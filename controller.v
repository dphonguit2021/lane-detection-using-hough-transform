==> flow/design.v <==
module controller(ctrl_preO, ctrl_memoO, ctrl_maxO, ctrl_postO, ctrl_queueO, inc_address, reset, clk
			, reset_memo, reset_pre, reset_max, reset_post, reset_canny, reset_queue
			, eq_179, end_point, j_gt_1000, state, queue_empty, end_post);
			parameter msb_ctrl_pre = 29, msb_ctrl_memo = 12, msb_ctrl_max = 16, msb_ctrl_post = 10, msb_ctrl_queue = 3
			, S0 = 5'h00, S1 = 5'h01, S2 = 5'h02, S3 = 5'h03, S4 = 4'h04, S5 = 5'h05, S6 = 5'h06, S7 = 5'h07, S8 = 5'h08
			, S9 = 5'h09, S10 = 5'h0A, S11 = 5'h0B, S12 = 5'h0C, S13 = 5'h0D, S14 = 5'h0E, S15 = 5'h0F, S16 = 5'h10
			, S_Reset = 5'h1F;
			input clk, reset;
			input eq_179, end_point;
			input j_gt_1000, queue_empty;
		   output[msb_ctrl_memo:0] ctrl_memoO;
			output[msb_ctrl_pre:0] ctrl_preO;
			output[msb_ctrl_max:0] ctrl_maxO;
			output[msb_ctrl_post:0] ctrl_postO;
			output[msb_ctrl_queue:0] ctrl_queueO;
			output inc_address, end_post;
			output reset_memo, reset_pre, reset_max, reset_post, reset_canny, reset_queue;
			output[4:0] state;
			reg[4:0] state, next_state;
			reg we_memo_post;
			reg end_post;
			wire[msb_ctrl_memo:0] ctrl_memo[2:5];
			wire[msb_ctrl_memo:0] ctrl_memo_post_S14;
			wire[msb_ctrl_pre:0] ctrl_pre[0:3];
			wire[msb_ctrl_pre:0] ctrl_pre_post[8:14];
			wire[msb_ctrl_max:0] ctrl_max[4:7];
			wire[msb_ctrl_post-1:0] ctrl_post[8:14];
			wire[msb_ctrl_queue:0] ctrl_queue[8:16];
			wire post_switch;
			assign ctrl_memo[2] = 13'b1000_1000_1000_0;
			assign ctrl_memo[3] = 13'b0100_0100_0100_0;
			assign ctrl_memo[4] = 13'b0010_0010_0010_0;
			assign ctrl_memo[5] = 13'b0000_0000_0001_0;
			assign ctrl_memo_post_S14 = 13'b0001_0001_0000_1;
			assign ctrl_max[4] = 17'b100_1000_10_00_00_00_0_1;
			assign ctrl_max[5] = 17'b100_0010_00_10_01_01_0_0;
			assign ctrl_max[6] = 17'b010_0001_00_10_10_10_1_0;
			assign ctrl_max[7] = 17'b001_0001_01_01_11_11_0_0;
			assign ctrl_pre[0] = 30'b1000000_0001000_10000_1000_010_100_0;
			assign ctrl_pre[1] = 30'b0100000_0010000_10000_1000_001_100_0;
			assign ctrl_pre[2] = 30'b0010000_0100000_01000_0100_000_100_0; 
			assign ctrl_pre[3] = 30'b0001000_1000000_00100_1000_100_000_0;
			assign ctrl_pre_post[8]  = 30'b0000100_0000100_10000_0010_100_100_1;
			assign ctrl_pre_post[9]  = 30'b0010000_0001000_10000_1000_010_100_0;
			assign ctrl_pre_post[10] = 30'b0010000_0010000_10000_1000_001_100_0;
			assign ctrl_pre_post[11] = 30'b0000010_0000010_00000_0000_010_000_0;
			assign ctrl_pre_post[12] = 30'b0000010_0000001_00000_0000_001_000_0;
			assign ctrl_pre_post[13] = 30'b0000001_0000001_00010_0001_000_010_0;
			assign ctrl_pre_post[14] = 30'b0000001_0000010_00001_0001_000_001_0;	
			assign ctrl_post[8]  = 10'b100_00_000_00;
			assign ctrl_post[9]  = 10'b000_00_000_00;
			assign ctrl_post[10] = 10'b010_00_000_00;
			assign ctrl_post[11] = 10'b001_00_000_00;
			assign ctrl_post[12] = 10'b000_10_010_00;
			assign ctrl_post[13] = 10'b000_01_001_10;
			assign ctrl_post[14] = 10'b000_00_100_01;
			assign ctrl_queue[15] = 4'b1_1_10;
			assign ctrl_queue[16] = 4'b1_1_01;
			assign ctrl_queue[12] = 4'b1_0_00;
			assign reset_pre = (state == S_Reset);
			assign reset_memo = (state == S_Reset);
			assign reset_max = (state == S_Reset);
			assign reset_post = (state == S_Reset);
			assign reset_canny = (state == S_Reset);
			assign reset_queue = (state == S_Reset);
			assign ctrl_preO = (state == 0) ? ctrl_pre[0]
									: (state == 1) ? ctrl_pre[1]
									: (state == 2) ? ctrl_pre[2]
									: (state == 3) ? ctrl_pre[3]
									: (state == 4) ? ctrl_pre[0]
									: (state == 5) ? ctrl_pre[1]
									: (state == 6) ? ctrl_pre[2]
									: (state == 7) ? ctrl_pre[3]
										: (state == 8) ? ctrl_pre_post[8]
										: (state == 9) ? ctrl_pre_post[9]
										: (state == 10) ? ctrl_pre_post[10]
										: (state == 11) ? ctrl_pre_post[11]
										: (state == 12) ? ctrl_pre_post[12]
										: (state == 13) ? ctrl_pre_post[13]
										: (state == 14) ? ctrl_pre_post[14]
									: {msb_ctrl_pre+1{1'bz}};
			assign ctrl_memoO = (state == 0) ? ctrl_memo[4]
										: (state == 1) ? ctrl_memo[5]
										: (state == 2) ? ctrl_memo[2]
										: (state == 3) ? ctrl_memo[3]
										: (state == 4) ? ctrl_memo[4]
										: (state == 5) ? ctrl_memo[5]
										: (state == 6) ? ctrl_memo[2]
										: (state == 7) ? ctrl_memo[3]
											: (state == 14) ? ctrl_memo_post_S14
										: {msb_ctrl_memo+1{1'bz}};
			assign ctrl_maxO = (state == 0) ? ctrl_max[4]
									: (state == 1) ? ctrl_max[5]
									: (state == 2) ? ctrl_max[6]
									: (state == 3) ? ctrl_max[7]
									: (state == 4) ? ctrl_max[4]
									: (state == 5) ? ctrl_max[5]
									: (state == 6) ? ctrl_max[6]
									: (state == 7) ? ctrl_max[7]
									: {msb_ctrl_max+1{1'bz}};
			assign ctrl_postO[msb_ctrl_post:1] = (state == 8) ? {ctrl_post[8]}
									: (state == 9) ? {ctrl_post[9]}
									: (state == 10) ? {ctrl_post[10]}
									: (state == 11) ? {ctrl_post[11]}
									: (state == 12) ? {ctrl_post[12]}
									: (state == 13) ? {ctrl_post[13]}
									: (state == 14) ? {ctrl_post[14]}
									: {msb_ctrl_post+1{1'bz}};
									assign ctrl_postO[0] = we_memo_post;
			assign ctrl_queueO[msb_ctrl_queue:0] = (state == 15) ? ctrl_queue[15]
												: (state == 16) ? ctrl_queue[16]
												: (state == 12) ? ctrl_queue[12]
												: {1'b0, {msb_ctrl_queue{1'bz}} };
			assign inc_address = (((state == S7) | (state == S3)) & eq_179)	|  (state == S13 & j_gt_1000 & queue_empty);
			assign post_switch = ((state == S7) | (state == S3) & eq_179 & end_point);
			always @(state, end_point) begin
						if(end_point & ((state == S7) | (state == S3))) next_state = S15;
						else	begin case(state)
									S_Reset: next_state = S0;
									S0: next_state = S1;
									S1: next_state = S2;
									S2: next_state = S3;
									S3: next_state = S4;  
									S4: next_state = S5;
									S5: next_state = S6;
									S6: next_state = S7;
									S7: next_state = S0;
									S8: next_state = S9;
									S9: next_state = S10;
									S10: next_state = S11;
									S11: next_state = S12;
									S12: next_state = S13;
									S13: begin if(j_gt_1000 & queue_empty) next_state = S0;
													else next_state = S14;
											end
									S14: begin 	if(j_gt_1000) begin
														if(queue_empty == 1'b0) next_state = S8;
														else next_state = S0;
												end else next_state = S13;
										  end
									S15: next_state = S16;
									S16: next_state = S8;
									default: next_state = S_Reset;
						            endcase
						end
			end
			always @(negedge clk) begin
						if(reset) state = S_Reset;
						else state <= next_state;
			end
			always @(posedge clk) begin
					if(state == 14) we_memo_post = 1;
					else we_memo_post = 0;
			end
endmodule
[Reports on controller]
What the tools print for controller, step after step.
Line numbers count from 1 in the design file above.
Operators carry their Yosys type and port widths (W data, S select, Z words).
Library cell names are shortened.
The mark -- stands for no value.
Inputs
  top: controller
  clock port: clk
  cell library: sky130hd
  timing corner: tt_025C_1v80

[Word level]
Counts by Yosys on the flattened word-level netlist (proc, flatten, opt, wreduce; memories kept). Register bits leave out memories and registers merged into their read ports (data or address). Print and check cells are left out. Cells with the same type and inputs are merged into one.
Operators by class
  add/sub/neg operators: 0
  $mul: 0
  divide/modulo/power cells: 0
  $lt $le $gt $ge: 0
  equal/unequal tests: 17
  shifts and indexed selects: 0
  multiplexer cells: 48
  bitwise gates (word level): 7
  reductions and logical operators: 3
Operators by type and width (number)
  $mux W30: 15
  $mux W17: 8
  $mux W13: 9
  $pmux W5 S17: 1
  $mux W10: 7
  $eq A5 B4 Y1 const B: 8
  $mux W4: 6
  $eq A5 B3 Y1 const B: 4
  $eq A5 B2 Y1 const B: 2
  $eq A5 B5 Y1 const B: 2
  $and A1 B1 Y1: 5
  $eq A5 B1 Y1 const B: 1
  $logic_not A5 Y1: 1
  $mux W5: 1
  $reduce_or A2 Y1: 2
  $or A1 B1 Y1: 2
  $mux W1: 1
Bit counts
  bits in registers: 6
  bits in latches: 0
  bits in writable memories: 0
  ROM bits: 0
  word width x clocked read ports: 0
  memory cells: 0
  input bits: 6
  output and inout port bits: 88
  elaborated cells: 78

[Depth]
Depth = most cells in a row (Yosys ltp): at word level without a register or memory, in the mapped netlist without a sequential cell, where the memories' decode and read muxes count.
Depth
  depth after elaboration: 16
  ABC_AREA: 1
  depth in mapped cells: 10
  depth with buffers taken out: 10

[After synthesis]
Source: synth_stat.txt of the flow (Yosys; design flattened, memories mapped). It holds for the ABC_AREA given above (unset counts as 0); a run with the other value may have another netlist.
Cell types
  buf_4: number 45, total area 337.824 µm²
  dfxtp_1: number 6, total area 120.115 µm²
  nand2_1: number 31, total area 116.362 µm²
  inv_1: number 24, total area 90.086 µm²
  nor2_1: number 24, total area 90.086 µm²
  nand3_1: number 12, total area 60.058 µm²
  nor2_4: number 4, total area 45.043 µm²
  nand2_2: number 6, total area 37.536 µm²
  nand2_4: number 3, total area 33.782 µm²
  nor2_2: number 5, total area 31.28 µm²
  o21ai_0: number 5, total area 25.024 µm²
  nor3_2: number 2, total area 20.019 µm²
  nor3_4: number 1, total area 16.266 µm²
  inv_2: number 3, total area 11.261 µm²
  a21oi_1: number 2, total area 10.01 µm²
  nand3_2: number 1, total area 10.01 µm²
  a311oi_1: number 1, total area 8.758 µm²
  nor3b_1: number 1, total area 7.507 µm²
Other cell types: 6; their cells: 6.
Synthesis totals
  cell count: 182
  cell area after synthesis: 1103.6 µm²
  sequential area: 120.1 µm²
  flip-flops: 6
  buffers: 45

Hand-over note for controller

Design controller on sky130hd. What follows are 2 stored runs of the flow, each under its own settings; their order means nothing. The constraints put input and output delay at 20% of the set period each and load the outputs with 0.01 pF.

Flow files of run 1
==> flow/run.sh <==
#!/bin/bash
# the make line also repeats the synthesis and layout settings of config.mk as NAME=value (left out here)
make -C /OpenROAD-flow-scripts/flow DESIGN_CONFIG=/design/flow/config.mk WORK_HOME=/design/flow/orfs CLKGATE_MAP_FILE= finish
==> flow/config.mk <==
export PLATFORM = sky130hd
export DESIGN_NAME = controller
export DESIGN_NICKNAME = controller
export VERILOG_FILES = /design/flow/design.v
export SDC_FILE = /design/flow/constraint.sdc
export NUM_CORES = 4
export LEC_CHECK = 0
export ABC_AREA = 1
export CAP_MARGIN = 20
export CELL_PAD_IN_SITES_GLOBAL_PLACEMENT = 3
export CORE_ASPECT_RATIO = 1.64
export CORE_MARGIN = 2
export CORE_UTILIZATION = 53
export CTS_CLUSTER_DIAMETER = 264
export CTS_CLUSTER_SIZE = 49
export MAX_ROUTING_LAYER = met4
export PLACE_DENSITY_LB_ADDON = 0.16
export SETUP_SLACK_MARGIN = 1.06
export SLEW_MARGIN = 20
==> flow/constraint.sdc <==
create_clock -name core_clock -period 4.63 [get_ports {clk}]
set_input_delay 0.9260 -clock core_clock [delete_from_list [all_inputs] [get_ports {clk}]]
set_output_delay 0.9260 -clock core_clock [all_outputs]
set_load 0.01 [all_outputs]

report of run 1: did not finish, place, FLW-0024

Flow files of run 2
==> flow/run.sh <==
#!/bin/bash
# the make line also repeats the synthesis and layout settings of config.mk as NAME=value (left out here)
make -C /OpenROAD-flow-scripts/flow DESIGN_CONFIG=/design/flow/config.mk WORK_HOME=/design/flow/orfs CLKGATE_MAP_FILE= finish
==> flow/config.mk <==
export PLATFORM = sky130hd
export DESIGN_NAME = controller
export DESIGN_NICKNAME = controller
export VERILOG_FILES = /design/flow/design.v
export SDC_FILE = /design/flow/constraint.sdc
export NUM_CORES = 4
export LEC_CHECK = 0
export CAP_MARGIN = 10
export CELL_PAD_IN_SITES_GLOBAL_PLACEMENT = 1
export CORE_MARGIN = 2
export CORE_UTILIZATION = 66
export CTS_CLUSTER_DIAMETER = 350
export CTS_CLUSTER_SIZE = 70
export GPL_ROUTABILITY_DRIVEN = 0
export GPL_TIMING_DRIVEN = 0
export PLACE_DENSITY_LB_ADDON = 0.2
export SLEW_MARGIN = 20
==> flow/constraint.sdc <==
create_clock -name core_clock -period 4.92 [get_ports {clk}]
set_input_delay 0.9840 -clock core_clock [delete_from_list [all_inputs] [get_ports {clk}]]
set_output_delay 0.9840 -clock core_clock [all_outputs]
set_load 0.01 [all_outputs]

report of run 2: did not finish, place, FLW-0024

End of note.
