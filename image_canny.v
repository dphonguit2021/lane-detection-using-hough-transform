==> flow/design.v <==
module image_canny(clk, x, y, reset, inc_address, end_point, cnt_xy);
			parameter msb_point_xy_canny = 59, n_end_point = 30, msb_cnt_xy = 7, msb_point = 15;
			input reset, inc_address, clk;
			output[msb_point:0] x, y;
			output end_point;
			output[msb_cnt_xy:0] cnt_xy;
			wire[msb_point:0] point_x[0:msb_point_xy_canny];
			wire[msb_point:0] point_y[0:msb_point_xy_canny];
			reg[msb_cnt_xy:0] cnt_xy;
			always @(negedge clk) begin
					if(reset) cnt_xy <= 8'b0;
					else if(inc_address) cnt_xy <= cnt_xy + 1;
			end
assign point_x[0]=16'h0000; assign point_y[0]=16'h3200;  
assign point_x[1]=16'h0320; assign point_y[1]=16'h2D00;  
assign point_x[2]=16'h0640; assign point_y[2]=16'h2800;  
assign point_x[3]=16'h0960; assign point_y[3]=16'h2300;  
assign point_x[4]=16'h0C80; assign point_y[4]=16'h1E00;  
assign point_x[5]=16'h0FA0; assign point_y[5]=16'h1900;  
assign point_x[6]=16'h12C0; assign point_y[6]=16'h1400;  
assign point_x[7]=16'h15E0; assign point_y[7]=16'h0F00;  
assign point_x[8]=16'h1900; assign point_y[8]=16'h0A00;  
assign point_x[9]=16'h1C20; assign point_y[9]=16'h0500;  
assign point_x[10]=16'h0000; assign point_y[10]=16'h1F40;  
assign point_x[11]=16'h01E0; assign point_y[11]=16'h1C20;  
assign point_x[12]=16'h03C0; assign point_y[12]=16'h1900;  
assign point_x[13]=16'h05A0; assign point_y[13]=16'h15E0;  
assign point_x[14]=16'h0780; assign point_y[14]=16'h12C0;  
assign point_x[15]=16'h0960; assign point_y[15]=16'h0FA0;  
assign point_x[16]=16'h0B40; assign point_y[16]=16'h0C80;  
assign point_x[17]=16'h0D20; assign point_y[17]=16'h0960;  
assign point_x[18]=16'h0F00; assign point_y[18]=16'h0640;  
assign point_x[19]=16'h10E0; assign point_y[19]=16'h0320;  
assign point_x[20]=16'h2B40;  assign point_y[20]=16'h0120;  
assign point_x[21]=16'h3870;  assign point_y[21]=16'h3AE0;  
assign point_x[22]=16'h0590;  assign point_y[22]=16'h02E0;  
assign point_x[23]=16'h0270;  assign point_y[23]=16'h1BA0;  
assign point_x[24]=16'h30F0;  assign point_y[24]=16'h0C30;  
assign point_x[25]=16'h06A0;  assign point_y[25]=16'h3560;  
assign point_x[26]=16'h10E0;  assign point_y[26]=16'h1540;  
assign point_x[27]=16'h0F60;  assign point_y[27]=16'h24C0;  
assign point_x[28]=16'h1850;  assign point_y[28]=16'h37D0;  
assign point_x[29]=16'h2D10;  assign point_y[29]=16'h25E0;  
assign point_x[30]=16'h0000; assign point_y[30]=16'h1F40;  
assign point_x[31]=16'h01E0; assign point_y[31]=16'h1C20;  
assign point_x[32]=16'h03C0; assign point_y[32]=16'h1900;  
assign point_x[33]=16'h05A0; assign point_y[33]=16'h15E0;  
assign point_x[34]=16'h0780; assign point_y[34]=16'h12C0;  
assign point_x[35]=16'h0960; assign point_y[35]=16'h0FA0;  
assign point_x[36]=16'h0B40; assign point_y[36]=16'h0C80;  
assign point_x[37]=16'h0D20; assign point_y[37]=16'h0960;  
assign point_x[38]=16'h0F00; assign point_y[38]=16'h0640;  
assign point_x[39]=16'h10E0; assign point_y[39]=16'h0320;  
assign point_x[40]=16'h0000; assign point_y[40]=16'h0640;  
assign point_x[41]=16'h0640; assign point_y[41]=16'h0AA0;  
assign point_x[42]=16'h0C80; assign point_y[42]=16'h0F00;  
assign point_x[43]=16'h12C0; assign point_y[43]=16'h1360;  
assign point_x[44]=16'h1900; assign point_y[44]=16'h17C0;  
assign point_x[45]=16'h1F40; assign point_y[45]=16'h1C20;  
assign point_x[46]=16'h2580; assign point_y[46]=16'h2080;  
assign point_x[47]=16'h2BC0; assign point_y[47]=16'h24E0;  
assign point_x[48]=16'h3200; assign point_y[48]=16'h2940;  
assign point_x[49]=16'h3840; assign point_y[49]=16'h2DA0;  
assign point_x[50]=16'h1CE0;  assign point_y[50]=16'h0FD0;  
assign point_x[51]=16'h2E60;  assign point_y[51]=16'h0C60;  
assign point_x[52]=16'h0630;  assign point_y[52]=16'h2240;  
assign point_x[53]=16'h3730;  assign point_y[53]=16'h1750;  
assign point_x[54]=16'h0E10;  assign point_y[54]=16'h2B00;  
assign point_x[55]=16'h2240;  assign point_y[55]=16'h29A0;  
assign point_x[56]=16'h3DB0;  assign point_y[56]=16'h3460;  
assign point_x[57]=16'h02E0;  assign point_y[57]=16'h0A90;  
assign point_x[58]=16'h3C70;  assign point_y[58]=16'h2550;  
assign point_x[59]=16'h39D0;  assign point_y[59]=16'h08E0;  
			assign x = point_x[cnt_xy];
			assign y = point_y[cnt_xy];
			assign end_point = (cnt_xy == n_end_point) ? 1 : 0;
endmodule
* Reports on image_canny
What the tools print for image_canny, step after step. Line numbers count from 1 in the design file above. Operators: Yosys type, input widths -> output width; for muxes data width and select width s. Cell names lack the library's common part. Not given: --
Inputs: design top image_canny, clock port clk, library sky130hd, timing corner tt_025C_1v80

* Word level
Counts by Yosys on the flattened word-level netlist (proc, flatten, opt, wreduce; memories kept). Register bits leave out memories and registers merged into their read ports (data or address); mux counts leave out enables and synchronous resets folded into registers. Print and check cells are left out. Cells with the same type and inputs are merged into one.
Storage and ports: word-level cells 87, register bits 8, output and inout bits 41, bits of input ports 3
Operators by class: reduce/logical cells 22, add/sub/neg operators 1, equal/unequal tests 60, multiplexer cells 3
Operators with widths (count):
- $pmux 16 s46 | 1
- $pmux 16 s42 | 1
- $eq 6x6->1 const B | 28
- $eq 6x5->1 const B | 16
- $eq 6x4->1 const B | 8
- $reduce_or 2->1 | 15
- $eq 6x3->1 const B | 4
- $reduce_or 3->1 | 5
- $eq 6x2->1 const B | 2
- $add 8x1->8 const B | 1
- $eq 8x5->1 const B | 1
- $eq 6x1->1 const B | 1
- $logic_not 6->1 | 1
- $reduce_or 4->1 | 1
- $mux 1 | 1

* Longest topological paths
Depth = most cells in a row (Yosys ltp): at word level without a register or memory, in the mapped netlist without a sequential cell, where the memories' decode and read muxes count.
Logic depth: word-level depth 3, ABC_AREA 1, mapped depth 14, mapped depth without buffers 13

* Mapped cells and area
The flow's flattened synthesis, as Yosys stat reports it; memories are mapped. The netlist is that of the ABC_AREA named above (0 if unset); the other value can give another one. The area totals of this step are shown rounded.
Synthesis totals: mapped cells 442, buffers 22, area of sequential cells 160 sq um, flip-flops 8, synthesis area 2200 sq um
Cell types:
- nor2_1 | count 123, area in all 461.693 sq um
- nand2_1 | count 96, area in all 360.346 sq um
- nand3_1 | count 52, area in all 260.25 sq um
- inv_1 | count 49, area in all 183.926 sq um
- dfxtp_1 | count 8, area in all 160.154 sq um
- nor3_1 | count 23, area in all 115.11 sq um
- buf_4 | count 13, area in all 97.594 sq um
- nand4_1 | count 11, area in all 68.816 sq um
- nor2_2 | count 10, area in all 62.56 sq um
- o211ai_1 | count 8, area in all 60.058 sq um
- ha_1 | count 4, area in all 50.048 sq um
- nor3b_1 | count 5, area in all 37.536 sq um
- buf_6 | count 3, area in all 33.782 sq um
- nand2_4 | count 3, area in all 33.782 sq um
- o21ai_0 | count 6, area in all 30.029 sq um
- a21oi_1 | count 5, area in all 25.024 sq um
- nor4_1 | count 4, area in all 25.024 sq um
- nor2_4 | count 2, area in all 22.522 sq um
Not listed: further types 11, cells in them 17.

Add stored flow runs of image_canny

Top module image_canny; platform sky130hd; tools Yosys and OpenROAD; 2 stored runs in no particular order. Input and output delays are each 20% of the period that was set; the output load is 0.01 pF.
Measured values are rounded.

[job 1] flow files
==> flow/run.sh <==
#!/bin/bash
# the make line also repeats the synthesis and layout settings of config.mk as NAME=value (left out here)
make -C /OpenROAD-flow-scripts/flow DESIGN_CONFIG=/design/flow/config.mk WORK_HOME=/design/flow/orfs CLKGATE_MAP_FILE= finish
==> flow/config.mk <==
export PLATFORM = sky130hd
export DESIGN_NAME = image_canny
export DESIGN_NICKNAME = image_canny
export VERILOG_FILES = /design/flow/design.v
export SDC_FILE = /design/flow/constraint.sdc
export NUM_CORES = 4
export LEC_CHECK = 0
export ABC_AREA = 1
export CAP_MARGIN = 5
export CELL_PAD_IN_SITES_DETAIL_PLACEMENT = 2
export CORE_MARGIN = 2
export CORE_UTILIZATION = 22
export CTS_CLUSTER_DIAMETER = 360
export GPL_ROUTABILITY_DRIVEN = 1
export GPL_TIMING_DRIVEN = 1
export MAX_ROUTING_LAYER = met5
export MIN_ROUTING_LAYER = met1
export PLACE_DENSITY_LB_ADDON = 0.28
export SLEW_MARGIN = 20
==> flow/constraint.sdc <==
create_clock -name core_clock -period 6.2 [get_ports {clk}]
set_input_delay 1.2400 -clock core_clock [delete_from_list [all_inputs] [get_ports {clk}]]
set_output_delay 1.2400 -clock core_clock [all_outputs]
set_load 0.01 [all_outputs]

[job 1] result: post-synthesis cell area 2200 sq um; overall die area 11000 sq um; std-cell area (final layout) 4700 sq um; setup slack of the worst path -920 ps; total negative setup slack -15000 ps

[job 2] flow files
==> flow/run.sh <==
#!/bin/bash
# the make line also repeats the synthesis and layout settings of config.mk as NAME=value (left out here)
make -C /OpenROAD-flow-scripts/flow DESIGN_CONFIG=/design/flow/config.mk WORK_HOME=/design/flow/orfs CLKGATE_MAP_FILE= finish
==> flow/config.mk <==
export PLATFORM = sky130hd
export DESIGN_NAME = image_canny
export DESIGN_NICKNAME = image_canny
export VERILOG_FILES = /design/flow/design.v
export SDC_FILE = /design/flow/constraint.sdc
export NUM_CORES = 4
export LEC_CHECK = 0
export CAP_MARGIN = 20
export CORE_MARGIN = 2
export CORE_UTILIZATION = 69
export SLEW_MARGIN = 20
==> flow/constraint.sdc <==
create_clock -name core_clock -period 9.3 [get_ports {clk}]
set_input_delay 1.8600 -clock core_clock [delete_from_list [all_inputs] [get_ports {clk}]]
set_output_delay 1.8600 -clock core_clock [all_outputs]
set_load 0.01 [all_outputs]

[job 2] result: unfinished; error DPL-0038 in clock tree synthesis
