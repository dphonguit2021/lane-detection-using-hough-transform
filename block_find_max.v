==> flow/design.v <==
module block_find_max(clk, reset, r_int, phi_int, cnt_int, ctrl, M1_phi, M1_r, M2_phi, M2_r, cnt_tmp);
				parameter msb_M = 35, msb_phi = 7, msb_r = 11, msb_cnt = 15, msb_ctrl = 16, msb_compa = 19;
				input[msb_phi:0] phi_int;
				input[msb_cnt:0] cnt_int, cnt_tmp;
				input[msb_r:0] r_int;
				input[msb_ctrl:0] ctrl;
				input clk, reset;
				output[msb_phi:0] M1_phi, M2_phi;
				output[msb_r:0] M1_r, M2_r;
				reg[msb_M:0] M1, M2, Tmp;
				reg eq_M1;
				wire[msb_M:0] in_M2, M3, M4, in_M1;
				wire wM1, wM2, wTmp;
				wire[1:0] wM1_ex, wM2_ex;
				wire[2:0] sA;
				wire[1:0] sM2;
				wire[1:0] sM1;
				wire[3:0] sB;
				wire[msb_compa:0] in_a, in_b;
				wire gt, lt;
				wire[msb_r:0] M1_r, M2_r;
				wire[msb_phi:0] M1_phi, M2_phi;
				wire[msb_cnt:0] M1_cnt, M2_cnt;
				wire wEq_M1;
				comparator20 c20(.a(in_a), .b(in_b), .gt(gt), .lt(lt));
				assign in_a[msb_compa:0] = (sA[2]) ? {r_int, phi_int} : (sA[1]) ? {{msb_compa-msb_cnt{1'b0}}, cnt_int} 
				: (sA[0]) ? {{msb_compa-msb_cnt{1'b0}}, M1_cnt} : {msb_compa+1{1'bz}};
				assign in_b[msb_compa:0] = (sB[3]) ? {M1_r, M1_phi} : (sB[2]) ?  {{msb_compa-msb_cnt{1'b0}}, M1_cnt} 
				: (sB[1]) ? {M2_r, M2_phi} : (sB[0]) ? {{msb_compa-msb_cnt{1'b0}}, M2_cnt} : {msb_compa+1{1'bz}};
				assign in_M2[msb_M:0] = (sM2[1]) ? M3 : (sM2[0]) ? Tmp : {msb_M+1{1'bz}};
				assign in_M1[msb_M:0] = (sM1[1]) ? M4 : (sM1[0]) ? M2 : {msb_M+1{1'bz}};
				assign M1_cnt[msb_cnt:0] = M1[msb_cnt:0];
				assign M1_phi[msb_phi:0] = M1[msb_cnt+1+msb_phi:msb_cnt+1];
				assign M1_r[msb_r:0] = M1[msb_M:msb_cnt+1+msb_phi+1];
				assign M2_cnt[msb_cnt:0] = M2[msb_cnt:0];
				assign M2_phi[msb_phi:0] = M2[msb_cnt+1+msb_phi:msb_cnt+1];
				assign M2_r[msb_r:0] = M2[msb_M:msb_cnt+1+msb_phi+1];
				assign M3[msb_M:0] = {r_int, phi_int, cnt_int};
				assign M4[msb_M:0] = {r_int, phi_int, cnt_tmp};
				assign wM1 = (~wM1_ex[1] & ~wM1_ex[0] & ~lt & ~gt) | (wM1_ex[1] & wM1_ex[0] & lt & ~gt);
				assign wM2 = (~wM2_ex[1] & wM2_ex[0] & ~lt & ~gt & ~eq_M1) | (wM2_ex[1] & ~wM2_ex[0] & ~lt & gt & ~eq_M1) 
										| (wM2_ex[1] & wM2_ex[0] & lt & ~gt);
				assign {sA[2:0], sB[3:0], sM1[1:0], sM2[1:0], wM1_ex[1:0], wM2_ex[1:0], wTmp, wEq_M1} = ctrl[msb_ctrl:0];
				always @(posedge clk) begin
						if(reset) begin
								M1 <= 0;
								M2 <= 0;
						end
						else begin
								if(wM1) M1 <= in_M1;
								if(wM2) M2 <= in_M2;
								if(wTmp) Tmp <= M1;
								if(wEq_M1) eq_M1 = (~gt & ~lt);
						end
				end
endmodule
module comparator16(a, b, gt, lt);
		parameter msb = 15;
		input[msb:0] a, b;
		output gt, lt;
		wire gt0, lt0, gt1, lt1;
		comparator8 c0(.a(a[msb:msb/2+1]), .b(b[msb:msb/2+1]), .gt(gt0), .lt(lt0));
		comparator8 c1(.a(a[msb/2:0]), .b(b[msb/2:0]), .gt(gt1), .lt(lt1));
		comparator2 c2(.a({gt0, gt1}), .b({lt0, lt1}), .gt(gt), .lt(lt));
endmodule
module comparator2(a, b, gt, lt);
		parameter msb = 1;
		input[msb:0] a, b;
		output gt, lt;
		wire a0, a1, b0, b1;
		assign a0 = a[0];
		assign a1 = a[1];
		assign b0 = b[0];
		assign b1 = b[1];
		assign gt = (a1 & ~b1) | (a0 & ~b1 & ~b0) | (a1 & a0 & ~b0);
		assign lt = (b1 & ~a1) | (~a1 & ~a0 & b0) | (~a0 & b1 & b0);
endmodule
module comparator20(a, b, gt, lt);
		parameter msb = 19;
		input[msb:0] a, b;
		output gt, lt;
		wire gt0, lt0, gt1, lt1;
		comparator4 c0(.a(a[msb:msb-4+1]), .b(b[msb:msb-4+1]), .gt(gt0), .lt(lt0));
		comparator16 c1(.a(a[msb-4:0]), .b(b[msb-4:0]), .gt(gt1), .lt(lt1));
		comparator2 c2(.a({gt0, gt1}), .b({lt0, lt1}), .gt(gt), .lt(lt));
endmodule
module comparator4(a, b, gt, lt);
		parameter msb = 3;
		input[msb:0] a, b;
		output gt, lt;
		wire gt0, lt0, gt1, lt1;
		comparator2 c0(.a(a[msb:msb/2+1]), .b(b[msb:msb/2+1]), .gt(gt0), .lt(lt0));
		comparator2 c1(.a(a[msb/2:0]), .b(b[msb/2:0]), .gt(gt1), .lt(lt1));
		comparator2 c2(.a({gt0, gt1}), .b({lt0, lt1}), .gt(gt), .lt(lt));
endmodule
module comparator8(a, b, gt, lt);
		parameter msb = 7;
		input[msb:0] a, b;
		output gt, lt;
		wire gt0, lt0, gt1, lt1;
		comparator4 c0(.a(a[msb:msb/2+1]), .b(b[msb:msb/2+1]), .gt(gt0), .lt(lt0));
		comparator4 c1(.a(a[msb/2:0]), .b(b[msb/2:0]), .gt(gt1), .lt(lt1));
		comparator2 c2(.a({gt0, gt1}), .b({lt0, lt1}), .gt(gt), .lt(lt));
endmodule
---- From RTL to reports: block_find_max ----
What the tools print for block_find_max, step after step.
Line numbers count from 1 in the design file above.
Library cell names are shortened.
A cell with -- has no value.
set-up
  top module .............................. block_find_max
  clock ................................... clk
  library ................................. sky130hd
  library corner .......................... tt_025C_1v80

---- Word-level counts ----
Yosys after proc, flatten, opt, wreduce and memory -nomap, before mapping. Enables and synchronous resets that opt folds into registers are not counted as muxes. Memory bits, and registers merged into a memory's read port (data or address), are not among the register bits. Print and check cells are not counted. Equal cells are merged and count once.
cells by class
  $add $sub $neg .......................... 0
  multiply operators ...................... 0
  div/mod/pow operators ................... 0
  magnitude comparators ................... 0
  equality and inequality tests ........... 0
  shift-type cells ........................ 0
  multiplexer cells ....................... 11
  bitwise logic cells ..................... 371
  reduce/logical cells .................... 2
operators by type and width
  operator             number
  1-bit AND            208
  36-bit 2-to-1 mux    4
  20-bit 2-to-1 mux    7
  1-bit inverter       84
  1-bit OR             79
  2-bit AND reduction  2
storage and ports
  bits in registers ....................... 109
  latch bits .............................. 0
  RAM bits ................................ 0
  bits in read-only memories .............. 0
  clocked read ports x word width ......... 0
  memories ................................ 0
  bits of input ports ..................... 71
  elaborated cells ........................ 388

---- Longest topological paths ----
Yosys ltp: most cells in a row. Word level: on the elaborated netlist, between registers, memories and ports. Mapped: between sequential cells and ports; inverters and the memories' decode and read muxes count.
depth
  depth in word-level cells ............... 34
  ABC_AREA ................................ 0
  gate-level depth with buffers ........... 15
  gate-level depth less buffers ........... 11

---- Mapped cells and area ----
Yosys stat after the flow's synthesis: flattened, memories mapped to cells. It holds for the ABC_AREA given above (unset counts as 0); a run with the other value may have another netlist.
synthesis totals
  standard cells after synthesis .......... 627
  synthesis area .......................... 6269.8 sq um
  area of sequential cells ................ 2552.4 sq um
  flip-flop cells ......................... 109
  buffer cells ............................ 92
cell types
  cell      number  area in all (sq um)
  dfxtp_1   72      1.44E+03
  edfxtp_1  37      1.11E+03
  mux2i_1   96      960.922
  buf_4     45      337.824
  o41ai_1   36      315.302
  a31o_2    27      236.477
  a21oi_1   46      230.221
  a211oi_1  22      165.158
  nor3_1    30      150.144
  mux2_2    11      123.869
  clkbuf_1  28      105.101
  a221oi_1  11      96.342
  nor2b_1   15      93.84
  nand2_1   24      90.086
  buf_2     14      70.067
  o21ai_0   14      70.067
  nor3b_1   9       67.565
  maj3_1    6       60.058
Not listed: further types 33, cells in them 84.
By module: a second synthesis without flattening, with its own total; a netlist apart from the flattened one above.
unflattened totals
  cell total of the unflattened synthesis .. 689
  area total of the unflattened synthesis .. 6492.5 sq um
Each row is one instance without its submodules.
modules
  module          times used  cells  area (sq um)  seq. area (sq um)
  block_find_max  1           575    5684.2        2552.4
  comparator2     19          6      42.5          0.0
  comparator16    1           0      0.0           0.0
  comparator20    1           0      0.0           0.0
  comparator4     5           0      0.0           0.0
  comparator8     2           0      0.0           0.0

---- Timing after synthesis ----
Path of least setup slack by OpenSTA after synthesis, without wires, with an ideal clock, recovery checks aside; 20% of the period is set as input and as output delay. Where synthesis merged equal registers, the netlist keeps one of their names.
timing path after synthesis
  path type ............................... input port to flip-flop
  from .................................... input ctrl[15]
  to ...................................... register M2[34]
  clock period ............................ 3740 ps
  external input delay .................... 748 ps
  setup time .............................. 129 ps
  time at the first pin ................... 748 ps
  data arrival time ....................... 3691 ps
  setup slack ............................. -80 ps
  path delay .............................. 3072 ps
  driving pins on the path ................ 14
  path buffers ............................ 3
  synthesis period reached ................ 3820 ps
"path delay" = arrival - input delay + setup time.
"driving pins on the path": output pins that drive a net of the path, with the launching flip-flop's if there is one; two outputs of one cell count as two.
"synthesis period reached" = period - worst setup slack (recovery checks aside). The figure is calculated, with input and output delays left at 20% of the set period.
Between the ends stands the longest chain of elaborated cells between them, by number of cells; it is not shown to be the way that was timed. Of several equally long chains one is given.
Each line given opens the expression or statement behind the cell; cells for indexed reads and writes are added by Yosys, which also makes memories of some case tables.
between the ends, after synthesis
  cell sequence ........................... buf_2 mux2i_1 o21a_1 o211a_1 o31a_1 maj3_1 o21bai_1 a21o_1 a211o_1 a2111oi_4 or3_1 buf_4 buf_4 a21oi_1
  length of the longest elaborated chain .. 33
  elaborated cells between the ends (all ways) .. 336
  classes of those cells .................. 2 x mux; 334 x logic
ends and longest elaborated chain, after synthesis
  what                            RTL line  RTL
  start: declaration              6         input[msb_ctrl:0] ctrl;
  20-bit 2-to-1 mux (2 in a row)  26        assign in_a[msb_compa:0] = (sA[2]) ? {r_int, phi_int} : (sA[1]) ? {{msb_compa-msb_cnt{1'b0}}, cnt_int}
  1-bit inverter                  76        assign lt = (b1 & ~a1) | (~a1 & ~a0 & b0) | (~a0 & b1 & b0);
  1-bit AND (2 in a row)          76
  1-bit OR (2 in a row)           76
  1-bit inverter                  75        assign gt = (a1 & ~b1) | (a0 & ~b1 & ~b0) | (a1 & a0 & ~b0);
  1-bit AND (2 in a row)          75
  1-bit OR (2 in a row)           75
  [... 8 more ...]                --
  1-bit OR (2 in a row)           75
  1-bit inverter                  76
  1-bit AND (2 in a row)          76
  1-bit OR (2 in a row)           76
  1-bit inverter                  41        assign wM2 = (~wM2_ex[1] & wM2_ex[0] & ~lt & ~gt & ~eq_M1) | (wM2_ex[1] & ~wM2_ex[0] & ~lt & gt & ~eq_M1)
  1-bit AND (3 in a row)          41
  1-bit OR (2 in a row)           41
  end: assignment                 47        M2 <= 0;
  end: assignment                 51        if(wM2) M2 <= in_M2;
  end: declaration                10        reg[msb_M:0] M1, M2, Tmp;

---- Timing after layout ----
From the final timing report of entry A: the path of least setup slack in the routed layout; clock arrival at registers is part of the times.
The path's times are printed in steps of 10 ps; the period is the one set.
timing path post-layout
  path type ............................... input port to flip-flop
  from .................................... input ctrl[13]
  to ...................................... register M1[21]
  clock period ............................ 4340 ps
  external input delay .................... 870 ps
  setup time .............................. 140 ps
  time at the first pin ................... 870 ps
  data arrival time ....................... 4440 ps
  setup slack ............................. 120 ps
  driving pins on the path ................ 15
  path buffers ............................ 4
Between the ends stands the longest chain of elaborated cells between them, by number of cells; it is not shown to be the way that was timed. Of several equally long chains one is given.
between the ends, post-layout
  cell sequence ........................... clkdlybuf4s50_1 buf_4 nor3b_1 a221oi_1 o211a_1 o31a_1 maj3_1 o21bai_1 a211oi_1 buf_4 nor4b_1 o21ai_4 buf_12 a211oi_1 a211oi_1
  length of the longest elaborated chain .. 29
  elaborated cells between the ends (all ways) .. 310
  classes of those cells .................. 1 x mux; 309 x logic
ends and longest elaborated chain, post-layout
  what                    RTL line  RTL
  start: declaration      6         input[msb_ctrl:0] ctrl;
  20-bit 2-to-1 mux       28        assign in_b[msb_compa:0] = (sB[3]) ? {M1_r, M1_phi} : (sB[2]) ? {{msb_compa-msb_cnt{1'b0}}, M1_cnt}
  1-bit inverter          75        assign gt = (a1 & ~b1) | (a0 & ~b1 & ~b0) | (a1 & a0 & ~b0);
  1-bit AND (2 in a row)  75
  1-bit OR (2 in a row)   75
  1-bit inverter          76        assign lt = (b1 & ~a1) | (~a1 & ~a0 & b0) | (~a0 & b1 & b0);
  1-bit AND (2 in a row)  76
  1-bit OR (2 in a row)   76
  [... 7 more ...]        --
  1-bit OR (2 in a row)   75
  1-bit inverter          76
  1-bit AND (2 in a row)  76
  1-bit OR (2 in a row)   76
  1-bit inverter          40        assign wM1 = (~wM1_ex[1] & ~wM1_ex[0] & ~lt & ~gt) | (wM1_ex[1] & wM1_ex[0] & lt & ~gt);
  1-bit AND (2 in a row)  40
  1-bit OR                40
  end: assignment         46        M1 <= 0;
  end: assignment         50        if(wM1) M1 <= in_M1;
  end: declaration        10        reg[msb_M:0] M1, M2, Tmp;

--- measured runs ---
Settings and measured results of 2 stored flow runs for module block_find_max (sky130hd), not sorted in any way. The constraints put input and output delay at 20% of the set period each and load the outputs with 0.01 pF.
By "clock period achieved" is meant the clock period of the run minus its worst setup slack. This is arithmetic on one report: input and output delays are still those of the set period (20% each).
"time used up by the worst setup path" is the time allowed to the run's worst setup path (the clock period less input and output delay, where it has them) less its slack. Clock arrival times count: a late capture clock shortens it, a late launch clock lengthens it.
"total design power" rests on the timing tool's default activity at the inputs, not on a simulated workload.
"time used up by the worst setup path" is known to 10 ps.

---- entry A ----
settings
  period_ns = 4.34
  SETUP_SLACK_MARGIN = -0.13
  CAP_MARGIN = 20
  CORE_MARGIN = 2
  CORE_UTILIZATION = 40
  SLEW_MARGIN = 20
results
  die size ................................ 16691.3 sq um
  utilization ............................. 0.52
  worst setup slack after layout .......... 115 ps
  standard-cell area after routing ........ 7941.4 sq um
  time used up by the worst setup path .... 3360 ps
  worst setup path kind ................... input port to flip-flop
  total negative slack .................... 0 ps
  total design power ...................... 2817 µW
  worst hold slack ........................ 472 ps
  chip area in the Yosys report ........... 6269.8 sq um
  clock period achieved ................... 4225 ps

---- entry B ----
settings
  period_ns = 6.12
  CORE_UTILIZATION = 40
  SETUP_SLACK_MARGIN = 1.81
  TNS_END_PERCENT = 90
  CTS_CLUSTER_DIAMETER = 53
  CAP_MARGIN = 30
  CORE_MARGIN = 2
  SLEW_MARGIN = 20
results
  die size ................................ 16691.3 sq um
  utilization ............................. 0.561
  worst setup slack after layout .......... 1881 ps
  standard-cell area after routing ........ 8553.2 sq um
  time used up by the worst setup path .... 3010 ps
  worst setup path kind ................... input port to flip-flop
  total negative slack .................... 0 ps
  total design power ...................... 2093 µW
  worst hold slack ........................ 464 ps
  chip area in the Yosys report ........... 6269.8 sq um
  clock period achieved ................... 4239 ps
--- end ---
